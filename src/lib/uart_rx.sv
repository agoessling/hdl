==> flow/design.v <==
`default_nettype none
module strobe_div #(
    parameter DIV   = 10,
    parameter RESET_VAL   = 0
) (
    input wire logic i_clk,
    input wire logic i_reset,
    output logic o_strobe
);
  if (DIV < 2) begin : param_check
    $error("DIV < 2: %d", DIV);
  end
  if (RESET_VAL > DIV - 1) begin
    $error("RESET_VAL > DIV - 1: %d > %d", RESET_VAL, DIV - 1);
  end
  localparam WIDTH = $clog2(DIV);
  logic [WIDTH - 1:0] counter;
  initial counter = WIDTH'(RESET_VAL);
  always_ff @(posedge i_clk) begin
    if (i_reset) begin
      counter <= WIDTH'(RESET_VAL);
    end else if (counter == WIDTH'(DIV - 1)) begin
      counter <= 0;
    end else begin
      counter <= counter + 1;
    end
  end
  assign o_strobe = counter == WIDTH'(DIV - 1);
endmodule
`default_nettype none
module uart_rx #(
    parameter BAUD_DIV   = 3,
    parameter DATA_BITS   = 8
) (
    input wire logic i_clk,
    input wire logic i_reset,
    input wire logic i_rx,
    output logic [DATA_BITS - 1:0] o_data,
    output logic o_ready_strobe
);
  logic baud_strobe;
  logic strobe_reset;
  strobe_div #(.DIV(BAUD_DIV), .RESET_VAL(BAUD_DIV / 2)) strobe_div (
      .i_clk,
      .i_reset(strobe_reset),
      .o_strobe(baud_strobe)
  );
  localparam IDLE = 0;
  localparam START_BIT = 1;
  localparam STOP_BIT = DATA_BITS + 2;
  logic [$clog2(STOP_BIT + 1) - 1:0] state;
  initial state = IDLE;
  always_ff @(posedge i_clk) begin
    if (i_reset) begin
      state <= IDLE;
    end else if (state == IDLE && !i_rx) begin
      state <= START_BIT;
    end else if (baud_strobe) begin
      if (state == STOP_BIT) begin
        state <= IDLE;
      end else begin
        state <= state + 1;
        o_data <= {i_rx, o_data[DATA_BITS - 1:1]};
      end
    end
  end
  assign strobe_reset = state == IDLE;
  assign o_ready_strobe = (state == STOP_BIT) && baud_strobe;
endmodule
## From RTL to reports: uart_rx

The steps from the RTL of uart_rx to its reports follow in flow order.
Line numbers count from 1 in the design file above.
Library cell names are shortened.
The mark n/a stands for no value.

| set-up | value |
|---|---|
| top module | uart_rx |
| clock input | i_clk |
| cell library | sky130hd |
| corner | tt_025C_1v80 |

## Word-level counts

Counts by Yosys on the flattened word-level netlist (proc, flatten, opt, wreduce; memories kept). Register bits leave out memories and registers merged into their read ports (data or address). Print and check cells are left out. Cells with the same type and inputs are merged into one.

| operators by class | value |
|---|---|
| muxes and demuxes | 4 |
| $add $sub $neg | 2 |
| reduce/logical cells | 8 |
| equality and inequality tests | 2 |
| bitwise operators | 3 |

Operators with widths:

| kind | number |
|---|---|
| OR reduction 2 bit | 2 |
| adder 4 x 1 -> 4 bit with constant B | 1 |
| equality test 4 bit with constant B | 1 |
| zero test 4 bit | 1 |
| AND reduction 4 bit | 1 |
| 2-to-1 mux 4 bit | 1 |
| inverter 1 bit | 3 |
| 2-to-1 mux 1 bit | 3 |
| logical AND 1 bit | 2 |
| adder 2 x 1 -> 2 bit with constant B | 1 |
| equality test 2 bit with constant B | 1 |
| nonzero test 2 bit | 1 |
| zero test 1 bit | 1 |

| storage and ports | value |
|---|---|
| word-level cells | 24 |
| output and inout port bits | 9 |
| bits in registers | 14 |
| bits of input ports | 3 |

## Longest topological paths

Longest topological path by Yosys (ltp), each cell counted once; first at word level (registers and memories cut), then after technology mapping (sequential cells cut; the memories' decode and read muxes count).

| depth | value |
|---|---|
| depth after elaboration | 4 |
| ABC_AREA | 1 |
| mapped depth | 8 |
| mapped depth without buffers | 8 |

## Netlist

Source: synth_stat.txt of the flow (Yosys; design flattened, memories mapped). It holds for the ABC_AREA given above (unset counts as 0); a run with the other value may have another netlist.

Cell types:

| type | number | area in all (um^2) |
|---|---|---|
| edfxtp_1 | 8 | 240.23 |
| dfxtp_1 | 6 | 120.115 |
| nand2_1 | 11 | 41.29 |
| nor2_1 | 10 | 37.536 |
| inv_1 | 9 | 33.782 |
| ha_1 | 2 | 25.024 |
| nand3_1 | 4 | 20.019 |
| nand3_2 | 1 | 10.01 |
| a21oi_2 | 1 | 8.758 |
| inv_2 | 2 | 7.507 |
| o21bai_1 | 1 | 7.507 |
| nand2_2 | 1 | 6.256 |
| nand4_1 | 1 | 6.256 |
| o22ai_1 | 1 | 6.256 |
| or2_0 | 1 | 6.256 |

| mapped netlist | value |
|---|---|
| chip area (Yosys) | 576.8 um^2 |
| cells in the netlist | 59 |
| mapped flip-flops | 14 |
| area of sequential cells | 360.3 um^2 |
| buffer cells | 0 |

## Timing after synthesis

Path of least setup slack by OpenSTA after synthesis, without wires, with an ideal clock, recovery checks aside; 20% of the period is set as input and as output delay. Where synthesis merged equal registers, the netlist keeps one of their names.

| timing path after synthesis | value |
|---|---|
| kind | register -> register |
| start | register strobe_div.counter[0] |
| end | register o_data[0] |
| library setup time | 0.370 ns |
| time at the first pin | 0.000 ns |
| setup slack | -0.069 ns |
| driving pins on the path | 5 |
| period | 1.35 ns |
| path delay | 1.418 ns |
| required time | 0.980 ns |
| buffers on the path | 0 |
| arrival time | 1.048 ns |
| period reached after synthesis | 1.419 ns |

"path delay" = arrival - input delay + setup time.
"driving pins on the path" counts driving pins, that of a launching flip-flop among them; a cell with two outputs on the path counts twice.
"period reached after synthesis" = period - worst setup slack (recovery checks aside). The figure is calculated, with input and output delays left at 20% of the set period.
Between the ends stands the longest chain of elaborated cells between them, by number of cells; it is not shown to be the way that was timed. Of several equally long chains one is given.
Each line given opens the expression or statement behind the cell; cells for indexed reads and writes are added by Yosys, which also makes memories of some case tables.
At most two assigning lines are given for a register; there are more.

| on the way, after synthesis | value |
|---|---|
| path through | dfxtp_1 inv_1 ha_1 nand2_1 nor2_1 |
| length of the longest elaborated chain | 2 |
| elaborated cells on any way between the ends | 2 |
| those cells by class | 1 x eq/ne; 1 x reduce/logical |

Ends and longest elaborated chain, after synthesis:

| what | RTL line | text |
|---|---|---|
| start, declared | 17 | `logic [WIDTH - 1:0] counter;` |
| start, assigned | 21 | `counter <= WIDTH'(RESET_VAL);` |
| start, assigned | 25 | `counter <= counter + 1;` |
| equality test 2 bit | 28 | `assign o_strobe = counter == WIDTH'(DIV - 1);` |
| AND reduction 4 bit | n/a |  |
| end, assigned | 63 | `o_data <= {i_rx, o_data[DATA_BITS - 1:1]};` |
| end, declared | 38 | `output logic [DATA_BITS - 1:0] o_data,` |

## Path in the finished layout

From the final timing report of flow run 2: the path of least setup slack in the routed layout; clock arrival at registers is part of the times.

| timing path after layout | value |
|---|---|
| kind | register -> output |
| start | register strobe_div.counter[0] |
| end | output o_ready_strobe |
| arrival time | 1.08 ns |
| period | 0.903 ns |
| driving pins on the path | 6 |
| output delay | 0.18 ns |
| time at the first pin | 0.29 ns |
| setup slack | -0.35 ns |
| required time | 0.72 ns |
| buffers on the path | 1 |

Between the ends stands the longest chain of elaborated cells between them, by number of cells; it is not shown to be the way that was timed. Of several equally long chains one is given.
At most two assigning lines are given for a register; there are more.

| on the way, after layout | value |
|---|---|
| path through | dfxtp_2 inv_2 ha_4 nand3_2 inv_1 buf_2 |
| length of the longest elaborated chain | 2 |
| elaborated cells on any way between the ends | 2 |
| those cells by class | 1 x eq/ne; 1 x reduce/logical |

Ends and longest elaborated chain, after layout:

| what | RTL line | text |
|---|---|---|
| start, declared | 17 | `logic [WIDTH - 1:0] counter;` |
| start, assigned | 21 | `counter <= WIDTH'(RESET_VAL);` |
| start, assigned | 25 | `counter <= counter + 1;` |
| equality test 2 bit | 28 | `assign o_strobe = counter == WIDTH'(DIV - 1);` |
| logical AND 1 bit | 68 | `assign o_ready_strobe = (state == STOP_BIT) && baud_strobe;` |
| end, declared | 39 | `output logic o_ready_strobe` |

FLOW RESULTS
============

Settings and measured results of 2 stored flow runs for module uart_rx (sky130hd), not sorted in any way. The constraints put input and output delay at 20% of the set period each and load the outputs with 0.01 pF.
"period achieved" = clock period - worst setup slack. The figure is calculated, with input and output delays left at 20% of the set period.
"time used up by the worst setup path" is the time allowed to the run's worst setup path (the clock period less input and output delay, where it has them) less its slack. Clock arrival times count: a late capture clock shortens it, a late launch clock lengthens it.
"total power after layout": no workload was simulated; the value follows from the tool's default switching activity.
Among the settings, . means not set for that run.
Results: . = not shown.

| stored run | period_ns | CORE_UTILIZATION | SETUP_SLACK_MARGIN | PLACE_DENSITY | HOLD_SLACK_MARGIN | CORE_ASPECT_RATIO | CELL_PAD_IN_SITES_DETAIL_PLACEMENT | TNS_END_PERCENT | GPL_ROUTABILITY_DRIVEN | CTS_CLUSTER_SIZE | MIN_ROUTING_LAYER | MAX_ROUTING_LAYER | CAP_MARGIN | CORE_MARGIN | SLEW_MARGIN | PLACE_DENSITY_LB_ADDON | ABC_AREA | total power after layout (µW) | setup total negative slack (ns) | utilization of the finished layout | time used up by the worst setup path (ns) | class of the worst setup path | Yosys chip area after synthesis (um^2) | worst slack on setup checks (ns) | standard-cell area after layout (um^2) | smallest hold slack (ns) | period achieved (ns) | total die area (um^2) |
|---|---|---|---|---|---|---|---|---|---|---|---|---|---|---|---|---|---|---|---|---|---|---|---|---|---|---|---|---|
| flow run 1 | 1.24 | 71 | 0.27 | 0.63 | 0.29 | 0.66 | 0 | 50 | 0 | 83 | met1 | met5 | 20 | 2 | 20 | . | . | . | . | . | . | . | . | . | . | . | . | . |
| flow run 2 | 0.903 | 21 | . | . | . | . | 2 | . | 0 | . | . | met5 | 30 | 2 | 20 | 0.17 | 1 | 1391 | -5.135 | 0.405 | 1.08 | register -> output | 576.8 | -0.353 | 1088.5 | 0.459 | 1.256 | 3182.1 |

Flow run 1: incomplete, floorplanning halted on PDN-0185
